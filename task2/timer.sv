==> flow/design.v <==
module timer (
    input logic clk,
    input logic rst,
	input logic [31:0]   addr_in,  
	input logic [31:0]   data_in,  
	input logic          wr_in,    
	input logic          rd_in,    
	output logic 	     rd_valid_out,  
	output logic [31:0]  data_out  
);
logic [31:0] config_reg;
logic [31:0] lo_reg;
logic [31:0] hi_reg;
logic [31:0] loadlo_reg;
logic [31:0] loadhi_reg;
logic load_triggered;
always_ff @(posedge clk) begin
        load_triggered <= 1'b0;
        if ((addr_in[31:16] == 16'h3FF5) & wr_in) begin
                case(addr_in[15:0])
                        16'hF000: config_reg <= data_in;
                        16'hF020: begin
                                load_triggered <= 1'b1;               
                        end
                        default: begin
                        end
                endcase
        end
        if (rst) begin
                config_reg <= 32'd0;
        end
end
always_ff @(posedge clk) begin
        rd_valid_out <= rd_in;
        if ((addr_in[31:16] == 16'h3FF5) & rd_in) begin
                case(addr_in[15:0])
                        16'hF000: begin 
                                data_out <= config_reg;
                        end
                        default: begin
                        end
                endcase
        end
        if(rst) begin
                data_out <=32'd0;
                rd_valid_out <= 1'b0;
        end
end
endmodule
# == Tool chain data of timer ==
# Tool output for the design above, in the order of the flow.
# Lines are those of the file above, counted from 1.
# Cell names lack the library's common part.
# A cell with n/a has no value.
# design
top_module,timer
clk_port,clk
cell_library,sky130hd
corner,tt_025C_1v80

# == Word level ==
# Source: Yosys, flattened and elaborated, memories not mapped. Widths are those after wreduce. Registers that Yosys merges into a memory's read port (data or address) are not register bits. Print and check cells do not count. Equal cells are merged and count once.
# word_totals
register_bits,65
in_bits,68
out_inout_bits,33
wordCells,9
# op_classes
eq_ne,2
bitwise,2
n_reduce_logical,2
# ops
operator,n
equality test 16 x 14 -> 1 bit (second input constant),1
equality test 16 bit (second input constant),1
AND reduction 2 bit,2
AND 1 bit,2

# == Logic depth ==
# Yosys ltp: most cells in a row. Word level: on the elaborated netlist, between registers, memories and ports. Mapped: between sequential cells and ports; inverters and the memories' decode and read muxes count.
# logic_depth
depth_word,3
abc_area,0
mapped_depth,6
mapped_depth_nobuf,4

# == Synthesis result ==
# The flow's flattened synthesis, as Yosys stat reports it; memories are mapped. The netlist is that of the ABC_AREA named above (0 if unset); the other value can give another one.
# types
type,n,type_area_um2
dfxtp_1,65,1.3E+03
mux2i_1,64,640.614
nand2b_1,96,600.576
clkbuf_1,10,37.536
buf_6,3,33.782
buf_4,3,22.522
nor3_2,2,20.019
nand4b_1,2,17.517
nand4_1,2,12.512
nor4_1,2,12.512
or4_4,1,11.261
and4b_1,1,10.01
nor4bb_1,1,10.01
or4b_1,1,10.01
inv_1,2,7.507
or3_1,1,6.256
nor2_1,1,3.754
# synth_totals
stdcells,257
synth_area_um2,2757.6
sequential_area_um2,1301.2
ff_cells,65
n_buf,16

# == Timing after synthesis ==
# Path of least setup slack by OpenSTA after synthesis, without wires, with an ideal clock, recovery checks aside; 20% of the period is set as input and as output delay. Where synthesis merged equal registers, the netlist keeps one of their names.
# synth_path
path_type,input-to-reg
startpoint,input addr_in[31]
endpoint,register data_out[10]
tclk_ps,4600
setup_ps,120
t_arrival_ps,2690
t_required_ps,4480
path_slack_ps,1790
delay_ps,1890
path_stages,6
n_path_buf,2
period_less_setup_slack_ps,2810
# "delay_ps" is the arrival time less input delay plus setup time.
# "path_stages" counts driving pins, that of a launching flip-flop among them; a cell with two outputs on the path counts twice.
# "period_less_setup_slack_ps" is the clock period less the worst setup slack; recovery checks do not enter. This is arithmetic on one report: input and output delays are still those of the set period (20% each).
# Between the ends stands the longest chain of elaborated cells between them, by number of cells; it is not shown to be the way that was timed. Of several equally long chains one is given.
# Each line given opens the expression or statement behind the cell; cells for indexed reads and writes are added by Yosys, which also makes memories of some case tables.
# synth_via
path_cell_list,or4b_1 -> or4_4 -> or3_1 -> buf_6 -> buf_6 -> mux2i_1
elab_chain_cells,3
cells_between,3
cone_classes,eq/ne (1); logic (1); reduce/logical (1)
# synth_rtl
element,line_no,rtl
start: declaration,4,"input logic [31:0] addr_in,"
equality test 16 x 14 -> 1 bit,35,if ((addr_in[31:16] == 16'h3FF5) & rd_in) begin
AND 1 bit,35,
AND reduction 2 bit,n/a,
end: assignment,38,data_out <= config_reg;
end: assignment,45,data_out <=32'd0;
end: declaration,9,output logic [31:0] data_out

# == Timing after layout ==
# Path of least setup slack in the final report of flow run 1 (OpenROAD, finished layout, wires in). Where an end is a register, its clock arrival counts in the times.
# The path's times are printed in steps of 10 ps; the period is the one set.
# layout_path
path_type,input-to-reg
startpoint,input addr_in[31]
endpoint,register data_out[31]
tclk_ps,2730
setup_ps,120
t_arrival_ps,2800
t_required_ps,2950
path_slack_ps,150
path_stages,6
n_path_buf,2
# Between the ends stands the longest chain of elaborated cells between them, by number of cells; it is not shown to be the way that was timed. Of several equally long chains one is given.
# layout_via
path_cell_list,clkdlybuf4s50_1 -> or4b_1 -> or4_4 -> or3_2 -> buf_12 -> mux2i_1
elab_chain_cells,3
cells_between,3
cone_classes,eq/ne (1); logic (1); reduce/logical (1)
# layout_rtl
element,line_no,rtl
start: declaration,4,"input logic [31:0] addr_in,"
equality test 16 x 14 -> 1 bit,35,if ((addr_in[31:16] == 16'h3FF5) & rd_in) begin
AND 1 bit,35,
AND reduction 2 bit,n/a,
end: assignment,38,data_out <= config_reg;
end: assignment,45,data_out <=32'd0;
end: declaration,9,output logic [31:0] data_out

# Design timer on sky130hd. What follows are 2 stored runs of the flow, each under its own settings; their order means nothing. The constraints put input and output delay at 20% of the set period each and load the outputs with 0.01 pF.
# "timing.worst_path_ps" = time allowed to the worst setup path (clock period - input delay - output delay, where it has them) - its slack; a late launch clock adds to it, a late capture clock takes from it.
# "total_power_mw": no workload was simulated; the value follows from the tool's default switching activity.
# "timing.worst_path_ps" is given in steps of 10 ps.
# A setting shown as -- is not set for that run.
# Results: -- = not shown.
stored run,period_ns,CORE_UTILIZATION,CAP_MARGIN,CORE_MARGIN,SLEW_MARGIN,SETUP_SLACK_MARGIN,PLACE_DENSITY_LB_ADDON,TNS_END_PERCENT,GPL_ROUTABILITY_DRIVEN,MAX_ROUTING_LAYER,stdcell_area_um2,setup_worst_slack_ps,design.die.area_um2,yosys_chip_area_um2,timing.worst_path_ps,worst_setup_path_type,total_power_mw
flow run 1,2.73,43,20,2,20,--,--,--,--,--,4096.4,151,7069.4,2757.6,2030,input-to-reg,2.018
flow run 2,3.86,69,20,2,30,1.05,0.09,95,1,met4,--,--,--,--,--,--,--
# Flow run 2: not finished: placement ended with error FLW-0024
